==> flow/design.v <==
module memram (clk, wren, address, write_data, read_data);
	parameter address_length = 6;
	parameter data_length = 8;
	input clk, wren;
	input [address_length-1:0] address;
	input [data_length-1:0] write_data;
	output [data_length-1:0] read_data;
	reg [data_length-1:0] reg_file [2**address_length-1:0];
	always @(posedge clk) begin
		if (wren) reg_file[address] <= write_data;
	end
	assign read_data = reg_file[address];
endmodule
`timescale 1ns / 1ps
module memrom (address, data);
	input [7:0] address;
	output reg [12:0] data;
	always @* begin
		case(address)
			8'h00: data = 13'h1D00;
			8'h01: data = 13'h1200;
			8'h02: data = 13'h1100;
			8'h03: data = 13'h1201;
			8'h04: data = 13'h1101;
			8'h05: data = 13'h1202;
			8'h06: data = 13'h1000;
			8'h07: data = 13'h0102;
			8'h08: data = 13'h1200;
			8'h09: data = 13'h1002;
			8'h0A: data = 13'h0802;
			8'h0B: data = 13'h1202;
			8'h0C: data = 13'h1001;
			8'h0D: data = 13'h0801;
			8'h0E: data = 13'h1201;
			8'h0F: data = 13'h1000;
			8'h10: data = 13'h0102;
			8'h11: data = 13'h1700;
			8'h12: data = 13'h1506;
			8'h13: data = 13'h1001;
			8'h14: data = 13'h1E00;
			8'h15: data = 13'h1F00;
			default: data = 13'h0000;
		endcase
	end
endmodule
`timescale 1ns / 1ps
module vsprocessor (clk, rst, indata, outdata, a_value, pc_value, ir_value);
	input clk, rst;
	input [7:0] indata;
	output [7:0] outdata, a_value, pc_value;
	output [12:0] ir_value;
	reg [12:0] ir;
	reg [7:0] acc, rout, pc, spc;
	reg [4:0] state;
	reg wram;
	wire [12:0] rom_data;
	wire [7:0] ram_data;
	memram regfile (.clk(clk), .wren(wram), .address(ir[5:0]), .write_data(acc), .read_data(ram_data));
	memrom meminst (.address(pc), .data(rom_data));
	assign outdata = rout;
	assign a_value = acc;
	assign pc_value = pc;
	assign ir_value = ir;
	parameter inicio = 0,
				 busca = 1,
				 decodifica = 2,
				 Add = 3,
				 Sub = 4,
				 And = 5,
				 Or = 6,
				 Xor = 7,
				 Shl = 7,
				 Shr = 8,
				 Comp = 9,
				 Addi = 10,
				 Subi = 11,
				 Andi = 12,
				 Ori = 13,
				 Xori = 14,
				 Shli = 15,
				 Shri = 16,				 
				 Lda = 17,
				 Ldi = 18,
				 Sta = 19,
				 Goto = 20,
				 Skifz = 21,
				 Skifn = 22,
				 Call = 23,
				 Ret = 24,
				 In = 25,
				 Out = 26,
				 Halt = 27,
				 sincroniza = 31;
	always @(posedge clk or posedge rst) begin
		if(rst) begin
			state = inicio;
			pc = 8'h00;
			spc = 8'h00;
			ir = 13'h0000;
			acc = 8'h00;
			rout = 8'h00;
			wram = 1'b0;
		end
		else begin
			case(state)
				inicio: begin
					pc = 8'h00;
					spc = 8'h00;
					ir = 13'h0000;
					acc = 8'h00;
					rout = 8'h00;
					wram = 1'b0;
					state = busca;
				end
				busca: begin
					pc = pc + 8'd1;
					ir = rom_data;
					wram = 1'b0;
					state = decodifica;
				end
				decodifica: begin
					if(ir[12:8] == 5'h00) state = Add;
					else if(ir[12:8] == 5'h01) state = Sub;
					else if(ir[12:8] == 5'h02) state = And;
					else if(ir[12:8] == 5'h03) state = Or;
					else if(ir[12:8] == 5'h04) state = Xor;
					else if(ir[12:8] == 5'h05) state = Shl;
					else if(ir[12:8] == 5'h06) state = Shr;
					else if(ir[12:8] == 5'h07) state = Comp;
					else if(ir[12:8] == 5'h08) state = Addi;
					else if(ir[12:8] == 5'h09) state = Subi;
					else if(ir[12:8] == 5'h0A) state = Andi;
					else if(ir[12:8] == 5'h0B) state = Ori;
					else if(ir[12:8] == 5'h0C) state = Xori;
					else if(ir[12:8] == 5'h0D) state = Shli;
					else if(ir[12:8] == 5'h0E) state = Shri;
					else if(ir[12:8] == 5'h10) state = Lda;
					else if(ir[12:8] == 5'h11) state = Ldi;
					else if(ir[12:8] == 5'h12) state = Sta;
					else if(ir[12:8] == 5'h15) state = Goto;
					else if(ir[12:8] == 5'h16) state = Skifz;
					else if(ir[12:8] == 5'h17) state = Skifn;
					else if(ir[12:8] == 5'h1A) state = Call;
					else if(ir[12:8] == 5'h1B) state = Ret;
					else if(ir[12:8] == 5'h1D) state = In;
					else if(ir[12:8] == 5'h1E) state = Out;
					else if(ir[12:8] == 5'h1F) state = Halt;
					else state = busca;
				end
				Add: begin
					acc = acc + ram_data;
					state = busca;
				end
				Sub: begin
					acc = acc - ram_data;
					state = busca;
				end
				And: begin
					acc = acc & ram_data;
					state = busca;
				end
				Or: begin
					acc = acc | ram_data;
					state = busca;
				end
				Xor: begin
					acc = acc ^ ram_data;
					state = busca;
				end			
				Shl: begin
					acc = acc << ram_data;
					state <= busca;
				end
				Shr: begin
					acc = acc >> ram_data;
					state = busca;
				end
				Comp: begin
					acc = ~acc;
					state = busca;
				end
				Addi: begin
					acc = acc + ir[7:0];
					state = busca;
				end
				Subi: begin
					acc = acc - ir[7:0];
					state = busca;
				end
				Andi: begin
					acc = acc & ir[7:0];
					state = busca;
				end
				Ori: begin
					acc = acc | ir[7:0];
					state = busca;
				end
				Xori: begin
					acc = acc ^ ir[7:0];
					state = busca;
				end			
				Shli: begin
					acc = acc << ir[7:0];
					state = busca;
				end
				Shri: begin
					acc = acc >> ir[7:0];
					state = busca;
				end
				Lda: begin
					acc = ram_data;
					state = busca;
				end
				Ldi: begin
					acc = ir[7:0];
					state = busca;
				end
				Sta: begin
					wram = 1'b1;
					state = busca;
				end
				Goto: begin
					pc = ir[7:0];
					state = sincroniza;
				end
				Skifz: begin
					if(acc == 8'h00) begin
						pc = pc + 8'd1;
						state = sincroniza;
					end
					else state = busca;
				end
				Skifn: begin
					if(acc[7] == 1'b1) begin
						pc = pc + 8'd1;
						state = sincroniza;
					end
					else state = busca;
				end			
				Call: begin
					spc = pc;
					pc = ir[7:0];
					state = sincroniza;
				end
				Ret: begin
					pc = spc;
					state = sincroniza;
				end
				In: begin
					acc = indata;
					state = busca;
				end
				Out: begin
					rout = acc;
					state = busca;
				end
				Halt: state = Halt;
				sincroniza: begin
					state = busca;
				end
				default: state = inicio;
			endcase
		end
	end
endmodule
# Step by step through the tools: vsprocessor
# The steps from the RTL of vsprocessor to its reports follow in flow order.
# Line numbers count from 1 in the design file above.
# Cell names lack the library's common part.
design:
  top: "vsprocessor"
  clock: "clk"
  library: "sky130hd"
  corner: "tt_025C_1v80"

# Word level
# Source: Yosys, flattened and elaborated, memories not mapped. Widths are those after wreduce. Registers that Yosys merges into a memory's read port (data or address) are not register bits. Print and check cells do not count.
# Memory sizes are those after Yosys's memory passes, which may raise the word count (mostly to a power of two), join words into wider ones and drop unused or constant bits.
word_totals:
  ff_bits: 51
  memories: 2
  ram_bits: 512
  input_bits: 10
  mem_bits_ro: 256
  out_inout_bits: 37
  word_cells: 135
memory_table:
  columns: ["memory", "words", "word_bits", "rd", "write_ports", "line_no", "source"]
  rows:
  - ["regfile.reg_file", 64, 8, 1, 1, 8, "reg [data_length-1:0] reg_file [2**address_length-1:0];"]
  - ["(name not given)", 32, 8, 1, 0, 19, "case(address)"]
classes:
  n_reduce_logical: 15
  equal: 55
  shift: 3
  n_mux: 41
  logic: 7
  addsub: 5
ops:
  columns: ["operator", "count"]
  rows:
  - ["parallel mux 8 bit (select 18 bit)", 1]
  - ["2-to-1 mux 5 bit", 28]
  - ["== test 5 bit (second input constant)", 24]
  - ["== test 5 x 4 -> 1 bit (second input constant)", 15]
  - ["parallel mux 8 bit (select 6 bit)", 1]
  - ["== test 5 x 3 -> 1 bit (second input constant)", 8]
  - ["parallel mux 5 bit (select 7 bit)", 1]
  - ["parallel mux 8 bit (select 2 bit)", 2]
  - ["parallel mux 13 bit (select 2 bit)", 1]
  - ["2-to-1 mux 8 bit", 3]
  - ["OR reduction 21 bit", 1]
  - ["== test 5 x 2 -> 1 bit (second input constant)", 4]
  - ["nonzero test 18 bit", 1]
  - ["adder 8 bit", 2]
  - ["subtractor 8 bit", 2]
  - ["AND 8 bit", 2]
  - ["OR 8 bit", 2]
  - ["bitwise XOR 8 bit", 2]
  - ["right shift 8 x 8 -> 8 bit", 2]
  - ["2-to-1 mux 13 bit", 1]
  - ["== test 5 x 1 -> 1 bit (second input constant)", 2]
  - ["zero test 5 bit", 2]
  - ["nonzero test 2 bit", 4]
  - ["adder 8 x 1 -> 8 bit (second input constant)", 1]
  - ["<< shifter 8 x 8 -> 8 bit", 1]
  - ["NOT 8 bit", 1]
  - ["zero test 8 bit", 1]
  - ["nonzero test 6 bit", 1]
# Not listed: further kinds 8, cells in them 10.

# Logic depth
# Longest topological path by Yosys (ltp), each cell counted once; first at word level (registers and memories cut), then after technology mapping (sequential cells cut; the memories' decode and read muxes count).
logic_depth:
  word_depth: 28
  ABC_AREA: 0
  mapped_depth: 16
  depth_no_buf: 14

# Synthesis result
# The flow's flattened synthesis, as Yosys stat reports it; memories are mapped. The netlist is that of the ABC_AREA named above (0 if unset); the other value can give another one.
# The area totals of this step are shown rounded.
by_type:
  columns: ["cell_type", "count", "area_total_um2"]
  rows:
  - ["edfxtp_1", 64, 1.92E+03]
  - ["dfrtp_1", 68, 1.7E+03]
  - ["mux4_2", 19, 427.91]
  - ["nand2_1", 71, 266.506]
  - ["ha_1", 20, 250.24]
  - ["nor2_1", 55, 206.448]
  - ["o21ai_0", 37, 185.178]
  - ["mux2i_1", 17, 170.163]
  - ["mux2_2", 13, 146.39]
  - ["nor3_1", 22, 110.106]
  - ["a22o_1", 12, 105.101]
  - ["clkbuf_1", 28, 105.101]
  - ["a21oi_1", 19, 95.091]
  - ["inv_1", 25, 93.84]
  - ["nand2b_1", 15, 93.84]
  - ["mux2i_4", 4, 90.086]
  - ["nand3_1", 16, 80.077]
  - ["mux4_1", 3, 78.826]
# Other cell types: 61; their cells: 158.
synth_totals:
  cells: 666
  mapped_area_um2: 7400
  buffers: 45
  flip_flops: 133
  seq_area_um2: 3600
# The figures by module come from a second, unflattened synthesis with its own total; it is not the netlist above.
unflattened:
  cells_unflattened: 1821
  area_unflattened_um2: 25000
# Each row is one instance without its submodules.
modules:
  columns: ["module", "mod_seq_area_um2", "instances", "cells", "area_um2"]
  rows:
  - ["memram", 15000, 1, 1162, 20000]
  - ["vsprocessor", 1900, 1, 588, 5100]
  - ["memrom", 0.0, 1, 71, 470]

# Worst setup path after synthesis
# Path of least setup slack by OpenSTA after synthesis, without wires, with an ideal clock, recovery checks aside; 20% of the period is set as input and as output delay. Where synthesis merged equal registers, the netlist keeps one of their names.
synth_timing:
  kind: "register to register"
  from: "reg ir[1]"
  to: "reg acc[7]"
  arrival_ns: 3.688
  setup_slack_ns: 1.576
  setup_time_ns: 0.095
  required_ns: 5.265
  path_buffers: 0
  delay_ns: 3.783
  t_first_pin_ns: 0.000
  path_stages: 15
  clock_period_ns: 5.36
  synth_period_reached_ns: 3.784
# "delay_ns" = arrival - input delay + setup time.
# "path_stages": output pins that drive a net of the path, with the launching flip-flop's if there is one; two outputs of one cell count as two.
# "synth_period_reached_ns" is the clock period less the worst setup slack; recovery checks do not enter. This is arithmetic on one report: input and output delays are still those of the set period (20% each).
# Between the ends stands the longest chain of elaborated cells between them, by number of cells; it is not shown to be the way that was timed. Of several equally long chains one is given.
# Each line given opens the expression or statement behind the cell; cells for indexed reads and writes are added by Yosys, which also makes memories of some case tables.
# A memory read counts as a cell of the chain, while the word-level depth stops at memories.
# At most two assigning lines are given for a register; there are more.
synth_via:
  path_cell_list: "dfrtp_1 mux4_1 mux2_2 inv_2 ha_1 and3_1 mux2_2 a221oi_1 ha_1 nand3_1 a21oi_1 or3_1 and3_1 o221a_1 o31ai_1"
  elab_chain_len: 3
  cone_cells: 12
  lines_between: 12
  cone_classes: "4 x add/sub; 3 x shift; 1 x mux; 3 x logic; 1 x memory"
synth_lines:
  columns: ["item", "line_no", "source"]
  rows:
  - ["from (decl)", 52, "reg [12:0] ir;"]
  - ["from (assign)", 99, "ir = 13'h0000;"]
  - ["from (assign)", 117, "ir = rom_data;"]
  - ["memory read (64 x 8 bit)", 8, "reg [data_length-1:0] reg_file [2**address_length-1:0];"]
  - ["subtractor 8 bit", 155, "acc = acc - ram_data;"]
  - ["parallel mux 8 bit (select 18 bit)", 105, "case(state)"]
  - ["to (assign)", 151, "acc = acc + ram_data;"]
  - ["to (assign)", 155, null]
  - ["to (decl)", 53, "reg [7:0] acc, rout, pc, spc;"]

# Worst path after layout
# Path of least setup slack in the final report of run 2 (OpenROAD, finished layout, wires in). Where an end is a register, its clock arrival counts in the times.
layout_timing:
  kind: "register to register"
  from: "reg ir[1]"
  to: "reg acc[7]"
  clock_period_ns: 6.99
  path_buffers: 0
  setup_slack_ns: 2.67
  required_ns: 7.26
  path_stages: 15
  setup_time_ns: 0.14
  arrival_ns: 4.59
  t_first_pin_ns: 0.41
# Between the ends stands the longest chain of elaborated cells between them, by number of cells; it is not shown to be the way that was timed. Of several equally long chains one is given.
# A memory read counts as a cell of the chain, while the word-level depth stops at memories.
# At most two assigning lines are given for a register; there are more.
layout_via:
  path_cell_list: "dfrtp_1 mux4_1 mux2_2 inv_2 ha_1 and3_1 mux2_2 a221oi_1 ha_1 nand3_1 a21oi_1 or3_1 and3_1 a311oi_1 o31ai_1"
  elab_chain_len: 3
  cone_cells: 12
  lines_between: 12
  cone_classes: "4 x add/sub; 3 x shift; 1 x mux; 3 x logic; 1 x memory"
layout_lines:
  columns: ["item", "line_no", "source"]
  rows:
  - ["from (decl)", 52, "reg [12:0] ir;"]
  - ["from (assign)", 99, "ir = 13'h0000;"]
  - ["from (assign)", 117, "ir = rom_data;"]
  - ["memory read (64 x 8 bit)", 8, "reg [data_length-1:0] reg_file [2**address_length-1:0];"]
  - ["subtractor 8 bit", 155, "acc = acc - ram_data;"]
  - ["parallel mux 8 bit (select 18 bit)", 105, "case(state)"]
  - ["to (assign)", 151, "acc = acc + ram_data;"]
  - ["to (assign)", 155, null]
  - ["to (decl)", 53, "reg [7:0] acc, rout, pc, spc;"]

# Measured data: module vsprocessor, platform sky130hd, 2 stored runs of the flow under differing settings, order arbitrary. Input and output delays are each 20% of the period that was set; the output load is 0.01 pF.
# "clock_period_reached_ns" means the clock period less the worst setup slack. The figure is calculated, with input and output delays left at 20% of the set period.
# "timing.worst_path_ns" is the time allowed to the run's worst setup path (the clock period less input and output delay, where it has them) less its slack. Clock arrival times count: a late capture clock shortens it, a late launch clock lengthens it.
# "power_total_uw" rests on the timing tool's default activity at the inputs, not on a simulated workload.
# Measured values are rounded.
runs:
  - name: "run 1"
    settings:
      period_ns: 3.25
      CORE_UTILIZATION: 71
      PLACE_DENSITY_LB_ADDON: 0.18
      CORE_MARGIN: 7
      CELL_PAD_IN_SITES_GLOBAL_PLACEMENT: 3
      MIN_ROUTING_LAYER: "met1"
      MAX_ROUTING_LAYER: "met4"
      CAP_MARGIN: 20
      SLEW_MARGIN: 20
    outcome: "incomplete, placement halted on FLW-0024"
  - name: "run 2"
    settings:
      period_ns: 6.99
      CORE_UTILIZATION: 36
      SETUP_SLACK_MARGIN: -0.02
      PLACE_DENSITY_LB_ADDON: 0.25
      CORE_MARGIN: 2
      CELL_PAD_IN_SITES_GLOBAL_PLACEMENT: 1
      CELL_PAD_IN_SITES_DETAIL_PLACEMENT: 1
      TNS_END_PERCENT: 85
      GPL_TIMING_DRIVEN: 0
      GPL_ROUTABILITY_DRIVEN: 0
      CTS_CLUSTER_SIZE: 76
      CTS_CLUSTER_DIAMETER: 265
      CAP_MARGIN: 20
      SLEW_MARGIN: 20
    results:
      yosys_chip_area_um2: 7400
      finalUtil_pct: 44
      final_stdcell_area_um2: 8900
      hold_ws_ns: 0.47
      tns_setup_ns: 0.000
      power_total_uw: 3800
      clock_period_reached_ns: 4.322
      timing.worst_path_ns: 4.32
      path_kind: "register to register"
      die_area_um2: 22000
      setup_worst_slack_ns: 2.7
